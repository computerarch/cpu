==> flow/design.v <==
`timescale 1ns / 1ps
module Register_file(
   input clk,
   input write,
   input [2:0] wr_Addr,
   input [15:0] wr_Data,
   input [2:0] rd_AddrA,
   output reg [15:0] rd_DataA,
   input [2:0] rd_AddrB,
   output reg [15:0] rd_DataB,
	input register_dis
	);
	reg [15:0] r0;
	reg [15:0] r1;
	reg [15:0] r2;
	reg [15:0] r3;
   always @(*) begin
	   case (rd_AddrA)
	0:begin 
	rd_DataA = r0;
	end
	1:begin
	rd_DataA = r1;
	end
	2:begin
	rd_DataA = r2;
	end
	3:begin
	rd_DataA = r3;
	end
	default: begin
	rd_DataA = 0;
	end
      endcase
	   case (rd_AddrB)
	0:begin
	rd_DataB = r0;
	end
	1:begin
	rd_DataB = r1;
	end
	2:begin 
	rd_DataB = r2;
	end
	3:begin
	rd_DataB = r3;
	end
	default:begin
	rd_DataB = 0;
	end
      endcase
   end
   always @(posedge clk) begin
      if (write) 
	case (wr_Addr) 
	  0: r0 <= wr_Data;
	  1: r1 <= wr_Data;
	  2: r2 <= wr_Data;
	  3: r3 <= wr_Data;
	endcase
   end 
endmodule
Step by step through the tools: Register_file
Tool output for the design above, in the order of the flow.
Line numbers count from 1 in the design file above.
Cell names lack the library's common part.
{ "setup": {"top": "Register_file", "clock": "clk", "lib": "sky130hd", "pvt_corner": "tt_025C_1v80"} }

Word-level counts
Source: Yosys, flattened and elaborated, memories not mapped. Widths are those after wreduce. Registers that Yosys merges into a memory's read port (data or address) are not register bits. Print and check cells do not count. Equal cells are merged and count once.
{ "word_totals": {"register_bits": 64, "out_inout_bits": 32, "wordCells": 22} }
{ "op_classes": {"muxes": 2, "reduce_and_logical": 7, "eq_ne": 9} }
{ "op_table": {"columns": ["cell", "count"], "rows": [
  ["parallel mux 16 bit (select 4 bit)", 2],
  ["equality test 3 x 2 -> 1 bit (second input constant)", 6],
  ["equality test 3 x 1 -> 1 bit (second input constant)", 3],
  ["zero test 3 bit", 3],
  ["AND reduction 2 bit", 4]
]} }

Longest topological paths
Longest topological path by Yosys (ltp), each cell counted once; first at word level (registers and memories cut), then after technology mapping (sequential cells cut; the memories' decode and read muxes count).
{ "logic_depth": {"word_depth": 2, "abc_area": 0, "mapped_depth": 4, "depth_no_buf": 2} }

After synthesis
Yosys stat after the flow's synthesis: flattened, memories mapped to cells. It holds for the ABC_AREA given above (unset counts as 0); a run with the other value may have another netlist.
{ "types": {"columns": ["type", "count"], "rows": [
  ["edfxtp_1", 64],
  ["mux2i_1", 64],
  ["o22ai_1", 32],
  ["buf_6", 6],
  ["buf_4", 4],
  ["buf_8", 2],
  ["nor4bb_1", 2],
  ["nand2b_1", 2],
  ["or2_1", 2],
  ["and4b_1", 1],
  ["buf_2", 2],
  ["clkbuf_2", 2],
  ["nor4b_1", 1]
]} }
{ "mapped": {"n_buf": 16, "cells": 184, "yosys_area_mm2": 0.0029741, "seq_area_mm2": 0.0019218, "ff_cells": 64} }

Timing after synthesis
Source: OpenSTA report_checks on the synthesized netlist (no wires, ideal clock, input and output delay 20% of the period each), path of least setup slack; recovery checks are left aside. Register names are those of the netlist, which keeps one name where synthesis merged equal registers.
{ "synth_timing": {"path_kind": "input to register", "start": "in wr_Addr[1]", "end": "reg r0[0]", "path_buffers": 0, "period_ns": 3.1, "in_delay_ns": 0.620, "path_slack_ns": 0.253, "path_stages": 1, "arrival_ns": 2.410, "setup_time_ns": 0.437, "delay_ns": 2.227, "launch_ns": 0.620, "period_less_setup_slack_ns": 2.847} }
"delay_ns" is the arrival time less input delay plus setup time.
"path_stages": output pins that drive a net of the path, with the launching flip-flop's if there is one; two outputs of one cell count as two.
"period_less_setup_slack_ns" = period - worst setup slack (recovery checks aside). The figure is calculated, with input and output delays left at 20% of the set period.
The rows between start and end are the longest chain of elaborated cells between them; the timing report does not say that the signal goes this way. Where chains are equally long, one stands for them.
Each line given opens the expression or statement behind the cell; cells for indexed reads and writes are added by Yosys, which also makes memories of some case tables.
{ "synth_via": {"path_cell_list": "nor4b_1", "elab_chain_cells": 2} }
{ "synth_rtl": {"columns": ["element", "line_no", "text"], "rows": [
  ["from (decl)", 5, "input [2:0] wr_Addr,"],
  ["zero test 3 bit", 55, "case (wr_Addr)"],
  ["AND reduction 2 bit", null, null],
  ["to (assign)", 56, "0: r0 <= wr_Data;"],
  ["to (decl)", 13, "reg [15:0] r0;"]
]} }

Path in the finished layout
From the final timing report of run 1: the path of least setup slack in the routed layout; clock arrival at registers is part of the times.
{ "layout_timing": {"path_kind": "input to output", "start": "in rd_AddrB[0]", "end": "out rd_DataB[7]", "path_slack_ns": 0.16, "arrival_ns": 2.29, "period_ns": 3.07, "launch_ns": 0.61, "path_stages": 5, "path_buffers": 3, "in_delay_ns": 0.61} }
The rows between start and end are the longest chain of elaborated cells between them; the timing report does not say that the signal goes this way. Where chains are equally long, one stands for them.
{ "layout_via": {"path_cell_list": "clkdlybuf4s50_1 or2_1 buf_4 o22ai_1 clkdlybuf4s50_1", "elab_chain_cells": 2} }
{ "layout_rtl": {"columns": ["element", "line_no", "text"], "rows": [
  ["from (decl)", 9, "input [2:0] rd_AddrB,"],
  ["equality test 3 x 2 -> 1 bit", 35, "case (rd_AddrB)"],
  ["parallel mux 16 bit (select 4 bit)", 35, null],
  ["to (decl)", 10, "output reg [15:0] rd_DataB,"]
]} }

Data sheet: physical implementation of Register_file

Settings and measured results of 2 stored flow runs for module Register_file (sky130hd), not sorted in any way. The constraints put input and output delay at 20% of the set period each and load the outputs with 0.01 pF.
By "reached clock period" is meant the clock period of the run minus its worst setup slack. This is arithmetic on one report: input and output delays are still those of the set period (20% each).

==> run 1: settings <==
{ "period_ns": 3.07, "CORE_UTILIZATION": 60, "CAP_MARGIN": 20, "CORE_MARGIN": 2, "SLEW_MARGIN": 20 }
==> run 1: results <==
synthesis area: 0.0029741 mm^2
die footprint: 0.0055361 mm^2
final design utilization: 0.798
worst setup slack after layout: 0.161 ns
sum of negative setup slack: 0.000 ns
worst hold slack: 0.918 ns
reached clock period: 2.909 ns

==> run 2: settings <==
{ "period_ns": 2.11, "CORE_UTILIZATION": 27, "SETUP_SLACK_MARGIN": 0.24, "PLACE_DENSITY": 0.94, "CORE_MARGIN": 7, "CELL_PAD_IN_SITES_GLOBAL_PLACEMENT": 3, "CELL_PAD_IN_SITES_DETAIL_PLACEMENT": 0, "ABC_AREA": 0, "GPL_TIMING_DRIVEN": 1, "GPL_ROUTABILITY_DRIVEN": 1, "CAP_MARGIN": 10, "MIN_ROUTING_LAYER": "met2", "SLEW_MARGIN": 20 }
==> run 2: results <==
synthesis area: 0.0029741 mm^2
die footprint: 0.0141503 mm^2
final design utilization: 0.41
worst setup slack after layout: 0.263 ns
sum of negative setup slack: 0.000 ns
worst hold slack: 0.709 ns
reached clock period: 1.847 ns
